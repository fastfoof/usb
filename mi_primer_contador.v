==> flow/design.v <==
module contador (iCLOCK, iRESET_n, iENABLE, iUP_DOWN, oCOUNT, oTC);
function integer CLogB2;
input [31:0] Depth;
integer i;
begin
	i = Depth;
	for(CLogB2 = 0; i > 0; CLogB2 = CLogB2 + 1)
		i = i >> 1;
	end
endfunction 
parameter fin_cuenta = 16;
parameter WIDTH = CLogB2(fin_cuenta-1);
input iCLOCK, iRESET_n, iENABLE, iUP_DOWN;
output reg [WIDTH-1:0] oCOUNT;
output oTC;
always @ (posedge iCLOCK or negedge iRESET_n)
	begin
		if (!iRESET_n)
			oCOUNT <= 0;
		else
			begin
				if (iENABLE == 1'b1)
					if (iUP_DOWN)
						if (oCOUNT == fin_cuenta-1)
							oCOUNT <= 0;
						else
							oCOUNT <= oCOUNT + 1'b1;
					else
						if (oCOUNT == 0)
							oCOUNT <= fin_cuenta-1;
						else
							oCOUNT <= oCOUNT - 1'b1;
				else
					oCOUNT <= oCOUNT;
			end
	end
assign oTC = ((oCOUNT == (fin_cuenta-1) && iUP_DOWN == 1'b1) ||
(oCOUNT == 0 && iUP_DOWN == 1'b0))? 1'b1 : 1'b0;
endmodule 
module hexTo7seg (iHEX, o7SEG);
input [3:0] iHEX;
output reg [6:0] o7SEG;
always @ (iHEX)
	begin
		case (iHEX)  
			4'h0 : o7SEG = 7'b1000000;
			4'h1 : o7SEG = 7'b1111001;
			4'h2 : o7SEG = 7'b0100100;
			4'h3 : o7SEG = 7'b0110000;
			4'h4 : o7SEG = 7'b0011001;
			4'h5 : o7SEG = 7'b0010010;
			4'h6 : o7SEG = 7'b0000010;
			4'h7 : o7SEG = 7'b1011000;
			4'h8 : o7SEG = 7'b0000000;
			4'h9 : o7SEG = 7'b0011000;
			4'ha : o7SEG = 7'b0001000;
			4'hb : o7SEG = 7'b0000011;
			4'hc : o7SEG = 7'b1000100;
			4'hd : o7SEG = 7'b0100001;
			4'he : o7SEG = 7'b0000110;
			4'hf : o7SEG = 7'b0001110;
			default : o7SEG = 7'b1000000;
		endcase
	end
endmodule 
module mi_primer_contador (CLOCK, KEY, SW0, SW1, HEX);
input CLOCK, KEY, SW0, SW1;
output [6:0] HEX;
wire TC;
wire [3:0] COUNT;
	contador #(.fin_cuenta(25000000)) i1 (
		.iCLOCK(CLOCK),
		.iRESET_n(KEY),
		.iENABLE(SW0),
		.iUP_DOWN(1'b1),
		.oCOUNT(),
		.oTC(TC));
	contador #(.fin_cuenta(10)) i2 (
		.iCLOCK(CLOCK),
		.iRESET_n(KEY),
		.iENABLE(TC),
		.iUP_DOWN(SW1),
		.oCOUNT(COUNT),
		.oTC());
	hexTo7seg i3 (
		.iHEX(COUNT), 
		.o7SEG(HEX));
endmodule 
Reports on mi_primer_contador. The steps from the RTL of mi_primer_contador to its reports follow in flow order. Lines are those of the file above, counted from 1. Operators: Yosys type, input widths -> output width; for muxes data width and select width s. The mark -- stands for no value.

Top module: mi_primer_contador. Clock: CLOCK. Library: sky130hd. Library corner: tt_025C_1v80.

Word-level counts. Counts by Yosys on the flattened word-level netlist (proc, flatten, opt, wreduce; memories kept). Register bits leave out memories and registers merged into their read ports (data or address); mux counts leave out enables and synchronous resets folded into registers. Print and check cells are left out. Cells with the same type and inputs are merged into one. Yosys's memory passes give these memory sizes; they may raise the number of words (mostly to a power of two), join words into wider ones and drop unused or constant bits.

Register bits after elaboration: 29. The figure for ROM bits is 112. Under memory cells stands 1. Output and inout bits: 7. Word-level cells: 14.

$add $sub $neg: 3. For equality and inequality tests the number is 2. The entry for muxes and demuxes reads 5. Under reduce/logical cells stands 1.

Memory list: (name not given) (words 16, width 7, rd ports 1, write ports 0, RTL line 45) `case (iHEX)`.

Operator list (number): $add 25x1->25 const B (1); $eq 25x25->1 const B (1); $mux 25 (1); $mux 4 (3); $add 4x1->4 const B (1); $sub 4x1->4 const B (1); $eq 4x4->1 const B (1); $logic_not 4->1 (1); $mux 1 (1).

Depth. Longest topological path by Yosys (ltp), each cell counted once; first at word level (registers and memories cut), then after technology mapping (sequential cells cut; the memories' decode and read muxes count).

Under depth after elaboration stands 3. ABC_AREA: 0. Under gate-level depth with buffers stands 7.

Netlist. Yosys stat after the flow's synthesis: flattened, memories mapped to cells. It holds for the ABC_AREA given above (unset counts as 0); a run with the other value may have another netlist. The area totals of this step are shown rounded.

Cell types: sky130_fd_sc_hd__dfrtp_1 (number 29, total area 725.696 um2); sky130_fd_sc_hd__ha_1 (number 7, total area 87.584 um2); sky130_fd_sc_hd__xnor2_1 (number 9, total area 78.826 um2); sky130_fd_sc_hd__o21ai_0 (number 15, total area 75.072 um2); sky130_fd_sc_hd__nand4_1 (number 11, total area 68.816 um2); sky130_fd_sc_hd__a21oi_1 (number 13, total area 65.062 um2); sky130_fd_sc_hd__nand2_1 (number 17, total area 63.811 um2); sky130_fd_sc_hd__nand3_1 (number 12, total area 60.058 um2); sky130_fd_sc_hd__or3_1 (number 8, total area 50.048 um2); sky130_fd_sc_hd__mux2i_1 (number 4, total area 40.038 um2); sky130_fd_sc_hd__and4_1 (number 4, total area 35.034 um2); sky130_fd_sc_hd__inv_1 (number 8, total area 30.029 um2); sky130_fd_sc_hd__xor2_1 (number 3, total area 26.275 um2); sky130_fd_sc_hd__nor2b_1 (number 4, total area 25.024 um2); sky130_fd_sc_hd__clkbuf_1 (number 6, total area 22.522 um2); sky130_fd_sc_hd__nor3_1 (number 4, total area 20.019 um2); sky130_fd_sc_hd__nor4bb_1 (number 2, total area 20.019 um2); sky130_fd_sc_hd__and3_1 (number 3, total area 18.768 um2).

Not listed: further types 27, cells in them 43.

The figure for standard cells after synthesis is 202. Under cell area after synthesis stands 1817 um2. Sequential area: 725.7 um2. The entry for flip-flops reads 29.

By module: a second synthesis without flattening, with its own total; a netlist apart from the flattened one above.

The figure for cells (unflattened synthesis) is 357. The entry for area total of the unflattened synthesis reads 2766 um2.

Each row is one instance without its submodules.

By module: contador #(fin_cuenta=25000000) (times used 1, cells 289, area 2167 um2, seq. area 625.6 um2); contador #(fin_cuenta=10) (times used 1, cells 34, area 347.8 um2, seq. area 100.1 um2); hexTo7seg (times used 1, cells 33, area 247.7 um2, seq. area 0.0 um2); mi_primer_contador (times used 1, cells 1, area 3.8 um2, seq. area 0.0 um2).

Path before layout. OpenSTA on the mapped netlist: ideal clock, no wires. The path of least setup slack (recovery checks aside). Input and output delay are each 20% of the period. Register names are those of the netlist, which keeps one name where synthesis merged equal registers.

Path type: reg-to-output. From: register i2.oCOUNT[0]. To: output HEX[5]. The entry for clock period reads 2.27 ns. Under time at the first pin stands 0.000 ns. The figure for arrival is 1.426 ns. The figure for data required time is 1.816 ns. Under path slack stands 0.390 ns. Path delay: 1.426 ns. Driving pins on the path: 8. Under buffers on the path stands 1. The figure for synthesis period reached is 1.88 ns.

"path delay" is the arrival time less input delay plus setup time. At an output port there is no setup time. "driving pins on the path" counts driving pins, that of a launching flip-flop among them; a cell with two outputs on the path counts twice. "synthesis period reached" is the clock period less the worst setup slack; recovery checks do not enter. This is arithmetic on one report: input and output delays are still those of the set period (20% each). Between the ends stands the longest chain of elaborated cells between them, by number of cells; it is not shown to be the way that was timed. Of several equally long chains one is given. A line is the first line of the expression or statement that the cell stems from. Yosys adds cells for indexed reads and writes and turns some case tables into memories. A memory read counts as a cell of the chain, while the word-level depth stops at memories. A register here has more assigning lines than the two given.

Cell sequence: sky130_fd_sc_hd__dfrtp_1 -> sky130_fd_sc_hd__clkbuf_1 -> sky130_fd_sc_hd__inv_1 -> sky130_fd_sc_hd__ha_1 -> sky130_fd_sc_hd__inv_1 -> sky130_fd_sc_hd__ha_1 -> sky130_fd_sc_hd__inv_1 -> sky130_fd_sc_hd__o21ai_0. The entry for length of the longest elaborated chain reads 1.

RTL lines, path after synthesis: from (decl) (RTL line 14) `output reg [WIDTH-1:0] oCOUNT;`; from (assign) (RTL line 27) `oCOUNT <= oCOUNT + 1'b1;`; from (assign) (RTL line 30) `oCOUNT <= fin_cuenta-1;`; $mem_v2 16x7 (RTL line 45) `case (iHEX)`; to (decl) (RTL line 68) `output [6:0] HEX;`.

Worst path after layout. Path of least setup slack in the final report of record 1 (OpenROAD, finished layout, wires in). Where an end is a register, its clock arrival counts in the times.

Path type: reg-to-output. From: register i2.oCOUNT[0]. To: output HEX[5]. The entry for clock period reads 3.57 ns. Under time at the first pin stands 0.28 ns. The figure for arrival is 2.30 ns. The figure for data required time is 2.86 ns. Under path slack stands 0.56 ns. Driving pins on the path: 8. Under buffers on the path stands 1.

Between the ends stands the longest chain of elaborated cells between them, by number of cells; it is not shown to be the way that was timed. Of several equally long chains one is given. A memory read counts as a cell of the chain, while the word-level depth stops at memories. A register here has more assigning lines than the two given.

Cell sequence: sky130_fd_sc_hd__dfrtp_1 -> sky130_fd_sc_hd__inv_1 -> sky130_fd_sc_hd__ha_1 -> sky130_fd_sc_hd__inv_1 -> sky130_fd_sc_hd__ha_1 -> sky130_fd_sc_hd__inv_1 -> sky130_fd_sc_hd__o21ai_0 -> sky130_fd_sc_hd__clkdlybuf4s50_1. The entry for length of the longest elaborated chain reads 1.

RTL lines, path post-layout: from (decl) (RTL line 14) `output reg [WIDTH-1:0] oCOUNT;`; from (assign) (RTL line 27) `oCOUNT <= oCOUNT + 1'b1;`; from (assign) (RTL line 30) `oCOUNT <= fin_cuenta-1;`; $mem_v2 16x7 (RTL line 45) `case (iHEX)`; to (decl) (RTL line 68) `output [6:0] HEX;`.

--- measured runs ---
2 stored runs of mi_primer_contador in the flow (synthesis by Yosys, layout by OpenROAD, sky130hd cells), in arbitrary order. Constraints: input delay and output delay 20% of the set period each, output load 0.01 pF. "achieved period" = clock period - worst setup slack. The figure is calculated, with input and output delays left at 20% of the set period. "worst setup path time" is the time allowed to the run's worst setup path (the clock period less input and output delay, where it has them) less its slack. Clock arrival times count: a late capture clock shortens it, a late launch clock lengthens it. By "power consumption" is meant OpenSTA's value without simulated activity: inputs other than the clock are taken to toggle once in ten clock periods, and the tool carries that through the logic. Measured values are rounded.

Record 1 has these settings: period_ns 3.57; CORE_UTILIZATION 37; SETUP_SLACK_MARGIN 0.44; PLACE_DENSITY_LB_ADDON 0.03; CORE_ASPECT_RATIO 1.55; TNS_END_PERCENT 90; ABC_AREA 0; GPL_TIMING_DRIVEN 1; CTS_CLUSTER_DIAMETER 292; CAP_MARGIN 20; CORE_MARGIN 2; SLEW_MARGIN 20. For the achieved period the run shows 3.009 ns. For the synthesized cell area the run shows 1,817 um2. The smallest setup slack comes to 0.561 ns. The power consumption comes to 0.0007768 W. The measured worst setup path time is 2.30 ns. Class of the worst setup path: reg-to-output. For the setup total negative slack the run shows 0.000 ns. For the die outline area the run shows 5,500 um2. The utilization of the finished layout reads 43.7%. The area of the standard cells in the finished layout comes to 2,052 um2.

Record 2 has these settings: period_ns 1.84; CAP_MARGIN 20; CORE_MARGIN 2; CORE_UTILIZATION 40; SLEW_MARGIN 20. For the achieved period the run shows 1.922 ns. For the synthesized cell area the run shows 1,817 um2. The smallest setup slack comes to -0.082 ns. The power consumption comes to 0.001685 W. The measured worst setup path time is 1.55 ns. Class of the worst setup path: reg-to-output. For the setup total negative slack the run shows -0.155 ns. For the die outline area the run shows 5,097 um2. The utilization of the finished layout reads 58.5%. The area of the standard cells in the finished layout comes to 2,549 um2.
--- end ---
